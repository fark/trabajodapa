==> flow/design.v <==
module unidad_control(
	input clk,
	input reset,
	input v,
	input n,
	input z,
	input c,
	input [15:8] ir15_8,
	output reg ipc,
	output reg wpc,
	output reg rpc,
	output reg isp,
	output reg rsp,
	output reg csp,
	output reg dsp,
	output reg cpc,
	output reg wac,
	output reg i_o,
	output reg wmdr,
	output reg wmar,
	output reg wmem,
	output reg rmem,
	output reg wir,
	output reg ws,
	output reg [3:0] op,
	output reg inm,
	output reg wreg,
	output reg rac
);
reg [7:0] current_state,next_state;
parameter
	ST	= 5'b00000,
	LD	= 5'b00001,
	STS	= 5'b00010,
	LDS	= 5'b00011,
	CALL	= 5'b00100,
	RET	= 5'b00101,
	BRXX	= 5'b00110,
	JMP	= 5'b00111,
	ADD	= 5'b01000,
	SUB	= 5'b01010,
	CP	= 5'b01011,
	MOV	= 5'b01111,
	CLC	= 5'b10010,
	SEC	= 5'b10011,
	ROR	= 5'b10100,
	ROL	= 5'b10101,
	STOP	= 5'b10111,
	ADDI	= 5'b11000,
	SUBI	= 5'b11010,
	CPI	= 5'b11011,
	LDI	= 5'b11111;
parameter
	INITIAL	= 0,
	FETCH	= 1,
	DECODE	= 2,
	ST1	= 3,
	ST2	= 4,
	ST3	= 5,
	LD1	= 6,
	LD2	= 7,
	LD3	= 8,
	STS1	= 9,
	STS2	= 10,
	STS3	= 11,
	LDS1	= 12,
	LDS2	= 13,
	LDS3	= 14,
	CALL1	= 15,
	CALL2	= 16,
	RET1	= 17,
	RET2	= 18,
	RET3	= 19,
	BR_JUMP = 20,
	JMP1	= 21,
	ADD1	= 22,
	SUB1	= 23,
	CP1	= 24,
	MOV1	= 25,
	ROR1	= 26,
	ROL1	= 27,
	ADDI1	= 28,
	SUBI1	= 29,
	LDI1	= 30,
	ERROR	= 31;
parameter
	EQ = 3'b000,
	CS = 3'b001,
	VS = 3'b010,
	LT = 3'b011;
always @(posedge clk)
begin
	if(reset)
		current_state <= INITIAL;
	else
		current_state <= next_state;
end
always @(*)
begin
	ipc = 0;
	wpc = 0;
	rpc = 0;
	isp = 0;
	rsp = 0;
	csp = 0;
	dsp = 0;
	cpc = 0;
	wac = 0;
	i_o = 0;
	wmdr= 0;
	wmar= 0;
	wmem= 0;
	rmem= 0;
	wir = 0;
	ws  = 0;
	op  = 0;
	inm = 0;
	wreg= 0;
	rac = 0;
	case(current_state)
		INITIAL:
		begin
			csp = 1;
			cpc = 1;
			next_state = FETCH;
		end
		FETCH:
		begin
			wir = 1;
			ipc = 1;
			next_state = DECODE;
		end
		DECODE:
		case (ir15_8[15:11])
			ST:	 
			begin
				op  = 4'b0111;
				wac = 1;
				next_state = ST1;
			end
			LD:	 
			begin
				op  = 4'b1111;
				wac = 1;
				next_state = LD1;
			end
			STS:	 
			begin
				inm = 1;
				op  = 4'b1111;
				wac = 1;
				next_state = STS1;
			end
			LDS:	 
			begin
				inm = 1;
				op  = 4'b1111;
				wac = 1;
				next_state = LDS1;
			end
			CALL:	 
			begin
				rsp  = 1;
				wmar = 1;
				dsp  = 1;
				inm  = 1;
				op   = 4'b1111;
				wac  = 1;
				next_state = CALL1;
			end
			RET:	 
			begin
				isp  = 1;
				next_state = RET1;
			end
			BRXX:	 
			begin
				inm  = 1;
				op   = 4'b1111;
				wac  = 1;
				if(ir15_8[10:8] == EQ && z)
					next_state = BR_JUMP;
				else if(ir15_8[10:8] == CS && c)
					next_state = BR_JUMP;
				else if(ir15_8[10:8] == VS && v)
					next_state = BR_JUMP;
				else if(ir15_8[10:8] == LT && (n ^ v))
					next_state = BR_JUMP;
				else
					next_state = FETCH;
			end
			JMP:	 
			begin
				inm  = 1;
				op   = 4'b1111;
				wac  = 1;
				next_state = JMP1;
			end
			ADD:	 
			begin
				op  = 4'b1000;
				wac = 1;
				ws = 1;
				next_state = ADD1;
			end
			SUB:	 
			begin
				op  = 4'b1010;
				wac = 1;
				ws = 1;
				next_state = SUB1;
			end
			CP:	 
			begin
				op  = 4'b0110;
				wac = 1;
				next_state = CP1;
			end
			MOV:	 
			begin
				op   = 4'b1111;
				wac = 1;
				next_state = MOV1;
			end
			CLC:	 
			begin
				op = 4'b0000;
				ws = 1;
				next_state = FETCH;
			end
			SEC:	 
			begin
				op = 4'b0001;
				ws = 1;
				next_state = FETCH;
			end
			ROR:	 
			begin
				op = 4'b0100;
				wac = 1;
				ws = 1;
				next_state = ROR1;
			end
			ROL:	 
			begin
				op = 4'b0101;
				wac = 1;
				ws = 1;
				next_state = ROL1;
			end
			ADDI:	 
			begin
				op = 4'b1000;
				inm = 1;
				wac = 1;
				ws = 1;
				next_state = ADDI1;
			end
			SUBI:	 
			begin
				op = 4'b1010;
				inm = 1;
				wac = 1;
				ws = 1;
				next_state = SUBI1;
			end
			CPI:	 
			begin
				op = 4'b1010;
				inm = 1;
				ws = 1;
				next_state = FETCH;
			end
			LDI:	 
			begin
				inm = 1;
				op  = 4'b1111;
				wac = 1;
				next_state = LDI1;
			end
			STOP: next_state = DECODE;
			default: next_state = ERROR;  
		endcase
		ST1:	 
		begin
			rac = 1;
			wmar = 1;
			op  = 4'b1111;
			wac = 1;
			next_state = ST2;
		end
		ST2:	 
		begin
			rac = 1;
			wmdr = 1;
			next_state = ST3;
		end
		ST3:	 
		begin
			wmem = 1;
			wmdr = 0;
			i_o = 0;
			next_state = FETCH;
		end
		LD1:	 
		begin
			rac = 1;
			wmar = 1;
			next_state = LD2;
		end
		LD2:	 
		begin
			rmem = 1;
			wmdr = 1;
			i_o = 1;
			next_state = LD3;
		end
		LD3:	 
		begin
			i_o = 1;
			wreg = 1;
			next_state = FETCH;
		end
		STS1:	 
		begin
			rac = 1;
			wmar = 1;
			op  = 4'b0111;
			wac = 1;
			next_state = STS2;
		end
		STS2:	 
		begin
			rac = 1;
			wmdr = 1;
			next_state = STS3;
		end
		STS3:	 
		begin
			wmem = 1;
			wmdr = 0;
			i_o = 0;
			next_state = FETCH;
		end
		LDS1:	 
		begin
			rac = 1;
			wmar = 1;
			next_state = LDS2;
		end
		LDS2:	 
		begin
			rmem = 1;
			wmdr = 1;
			i_o = 1;
			next_state = LDS3;
		end
		LDS3:	 
		begin
			i_o = 1;
			wreg = 1;
			next_state = FETCH;
		end
		CALL1:	 
		begin
			rpc = 1;
			wmdr = 1;
			next_state = CALL2;
		end
		CALL2:	 
		begin
			wmem = 1;
			rac = 1;
			wpc = 1;
			next_state = FETCH;
		end
		RET1:	 
		begin
			rsp  = 1;
			wmar = 1;
			next_state = RET2;
		end
		RET2:	 
		begin
			rmem = 1;
			wmdr = 1;
			i_o  = 1;
			next_state = RET3;
		end
		RET3:	 
		begin
			i_o = 1;
			wpc = 1;
			next_state = FETCH;
		end
		BR_JUMP:	 
		begin
			rac = 1;
			wpc = 1;
			next_state = FETCH;
		end
		JMP1:	 
		begin
			rac = 1;
			wpc = 1;
			next_state = FETCH;
		end
		ADD1:	 
		begin
			rac  = 1;
			wreg = 1;
			next_state = FETCH;
		end
		SUB1:	 
		begin
			rac  = 1;
			wreg = 1;
			next_state = FETCH;
		end
		CP1:	 
		begin
			rac  = 1;
			wreg = 1;
			next_state = FETCH;
		end
		MOV1:	 
		begin
			rac  = 1;
			wreg = 1;
			next_state = FETCH;
		end
		ROR1:	 
		begin
			rac  = 1;
			wreg = 1;
			next_state = FETCH;
		end
		ROL1:	 
		begin
			rac  = 1;
			wreg = 1;
			next_state = FETCH;
		end
		ADDI1:	 
		begin
			rac  = 1;
			wreg = 1;
			next_state = FETCH;
		end
		SUBI1:	 
		begin
			rac  = 1;
			wreg = 1;
			next_state = FETCH;
		end
		LDI1:	 
		begin
			rac = 1;
			wreg = 1;
			next_state = FETCH;
		end
		default:
			next_state = INITIAL;
	endcase
end
endmodule
======== Step by step through the tools: unidad_control ========
What the tools print for unidad_control, step after step.
Line numbers count from 1 in the design file above.
Library cell names are shortened.
The mark -- stands for no value.
inputs
  top module .............................. unidad_control
  clock port .............................. clk
  library ................................. sky130hd
  timing corner ........................... tt_025C_1v80

======== Word-level counts ========
Source: Yosys, flattened and elaborated, memories not mapped. Widths are those after wreduce; folded enables and synchronous resets count as part of the registers. Registers that Yosys merges into a memory's read port (data or address) are not register bits. Print and check cells do not count. Equal cells are merged and count once.
storage and ports
  register bits after elaboration ......... 8
  bits of input ports ..................... 14
  output and inout bits ................... 23
cells by class
  equality and inequality tests ........... 53
  muxes and demuxes ....................... 30
  bitwise operators ....................... 1
  reduce/logical cells .................... 24
operators with widths
  cell                                    count
  == test 8 x 5 -> 1 bit with constant B  15
  parallel mux 5 bit (select 19 bit)      1
  parallel mux 5 bit (select 14 bit)      1
  == test 8 x 4 -> 1 bit with constant B  8
  == test 5 bit with constant B           9
  OR reduction 18 bit                     2
  == test 8 x 3 -> 1 bit with constant B  4
  parallel mux 4 bit (select 8 bit)       1
  == test 5 x 3 -> 1 bit with constant B  4
  == test 5 x 4 -> 1 bit with constant B  4
  2-to-1 mux 5 bit                        4
  2-to-1 mux 1 bit                        19
  OR reduction 9 bit                      2
  OR reduction 16 bit                     1
  == test 8 x 2 -> 1 bit with constant B  2
  OR reduction 3 bit                      4
  OR reduction 6 bit                      2
  parallel mux 4 bit (select 3 bit)       1
  OR reduction 11 bit                     1
  == test 5 x 2 -> 1 bit with constant B  2
  == test 8 x 1 -> 1 bit with constant B  1
  logical NOT 8 bit                       1
  OR reduction 8 bit                      1
  == test 3 x 2 -> 1 bit with constant B  2
  parallel mux 1 bit (select 2 bit)       3
  == test 5 x 1 -> 1 bit with constant B  1
  logical NOT 5 bit                       1
  OR reduction 5 bit                      1
Other operator kinds: 6; their cells: 10.

======== Depth ========
Depth = most cells in a row (Yosys ltp): at word level without a register or memory, in the mapped netlist without a sequential cell, where the memories' decode and read muxes count.
logic depth
  word-level depth ........................ 8
  ABC_AREA ................................ 0
  depth in mapped cells ................... 7

======== Mapped cells and area ========
Yosys stat after the flow's synthesis: flattened, memories mapped to cells. It holds for the ABC_AREA given above (unset counts as 0); a run with the other value may have another netlist.
The area totals of this step are shown rounded.
synthesis totals
  mapped cells ............................ 216
  chip area (Yosys) ....................... 1330 um^2
  flip-flop cells ......................... 5
  buffers ................................. 22
cell types
  cell      count
  a21oi_1   20
  dfxtp_1   5
  nor2_1    26
  o21ai_0   17
  nand2_1   21
  buf_2     13
  nand3_1   12
  a211oi_1  6
  nand2b_1  7
  mux2i_1   4
  nor2b_1   6
  xnor2_1   4
  a221oi_1  3
  a311oi_1  3
  a31oi_1   4
  buf_4     3
  o211ai_1  3
  o21a_1    3
Other cell types: 33; their cells: 56.

======== Path before layout ========
OpenSTA on the mapped netlist: ideal clock, no wires. The path of least setup slack (recovery checks aside). Input and output delay are each 20% of the period. Register names are those of the netlist, which keeps one name where synthesis merged equal registers.
timing path after synthesis
  kind .................................... register to output
  from .................................... reg current_state
  to ...................................... out csp
  clock period ............................ 1790 ps
  output delay ............................ 358 ps
  launch time at the first pin ............ 0 ps
  arrival time ............................ 1500 ps
  required time ........................... 1432 ps
  path slack .............................. -68 ps
  path delay .............................. 1500 ps
  driving pins on the path ................ 5
  synthesis period reached ................ 1858 ps
"path delay" = arrival - input delay + setup time.
At an output port there is no setup time.
"driving pins on the path": output pins that drive a net of the path, with the launching flip-flop's if there is one; two outputs of one cell count as two.
"synthesis period reached" is the clock period less the worst setup slack; recovery checks do not enter. This is arithmetic on one report: input and output delays are still those of the set period (20% each).
An end named without its bit number is one bit of that signal or, where synthesis recoded a state register, one of its new flip-flops.
between the ends, after synthesis
  cell sequence ........................... dfxtp_1 clkbuf_1 buf_1 nor4b_1 buf_4
RTL lines, path after synthesis
  what             RTL line  text
  start, declared  30        reg [7:0] current_state,next_state;
  start, assigned  94        current_state <= INITIAL;
  start, assigned  96        current_state <= next_state;
  end, declared    14        output reg csp,
No chain of elaborated cells between the ends is given.

======== Worst path after layout ========
From the final timing report of stored run 1: the path of least setup slack in the routed layout; clock arrival at registers is part of the times.
The report prints the path's times to 10 ps; the period is as set.
timing path after layout
  kind .................................... input to output
  from .................................... in ir15_8[15]
  to ...................................... out inm
  clock period ............................ 3720 ps
  output delay ............................ 740 ps
  launch time at the first pin ............ 740 ps
  arrival time ............................ 2230 ps
  required time ........................... 2980 ps
  path slack .............................. 740 ps
  driving pins on the path ................ 8
The rows between start and end are the longest chain of elaborated cells between them; the timing report does not say that the signal goes this way. Where chains are equally long, one stands for them.
A line is the first line of the expression or statement that the cell stems from. Yosys adds cells for indexed reads and writes and turns some case tables into memories.
between the ends, after layout
  cell sequence ........................... clkdlybuf4s50_1 buf_6 buf_4 buf_6 a211oi_2 a31oi_2 nor2_1 buf_2
  length of the longest elaborated chain .. 4
  elaborated cells on any way between the ends .. 12
  source lines of those cells ............. 2
  classes of those cells .................. 9 x eq/ne; 2 x mux; 1 x reduce/logical
RTL lines, path after layout
  what                    RTL line  text
  start, declared         8         input [15:8] ir15_8,
  == test 5 x 3 -> 1 bit  134       case (ir15_8[15:11])
  OR reduction 9 bit      --
  2-to-1 mux 1 bit        134
  2-to-1 mux 1 bit        120       case(current_state)
  end, declared           26        output reg inm,

Ticket comment

Module unidad_control, platform sky130hd: 2 stored runs of the flow (Yosys, OpenROAD) with differing settings, in no particular order. Input and output delays are each 20% of the period that was set; the output load is 0.01 pF.
"achieved period" is the run's clock period less its worst setup slack. It is reckoned from that one timing run; input and output delays stay at 20% of the period that was set.
"critical path time" is the time allowed to the run's worst setup path (the clock period less input and output delay, where it has them) less its slack. Clock arrival times count: a late capture clock shortens it, a late launch clock lengthens it.
"power consumption" rests on the timing tool's default activity at the inputs, not on a simulated workload.
"critical path time" is given in steps of 10 ps.
Results are given in rounded form.

---- stored run 1 ----
settings
  period_ns = 3.72
  CORE_UTILIZATION = 24
  SETUP_SLACK_MARGIN = 0.75
  PLACE_DENSITY = 0.86
  CORE_ASPECT_RATIO = 1.73
  ABC_AREA = 0
  GPL_ROUTABILITY_DRIVEN = 1
  MIN_ROUTING_LAYER = met2
  MAX_ROUTING_LAYER = met5
  CAP_MARGIN = 20
  CORE_MARGIN = 2
  SLEW_MARGIN = 20
results
  utilization of the finished layout ...... 37.2%
  die outline area ........................ 6150 um^2
  total negative setup slack .............. 0 ps
  critical path time ...................... 1490 ps
  class of the worst setup path ........... input to output
  area of the standard cells in the finished layout .. 1990 um^2
  power consumption ....................... 0.964 mW
  achieved period ......................... 2977 ps
  worst hold slack ........................ 753 ps
  synthesis area .......................... 1330 um^2
  worst slack on setup checks ............. 743 ps

---- stored run 2 ----
settings
  period_ns = 2.83
  CORE_UTILIZATION = 59
  PLACE_DENSITY_LB_ADDON = 0.09
  CORE_MARGIN = 9
  CELL_PAD_IN_SITES_GLOBAL_PLACEMENT = 1
  ABC_AREA = 0
  GPL_ROUTABILITY_DRIVEN = 1
  CTS_CLUSTER_DIAMETER = 54
  SLEW_MARGIN = 40
  CAP_MARGIN = 20
results
  no final report: placement broke off with FLW-0024
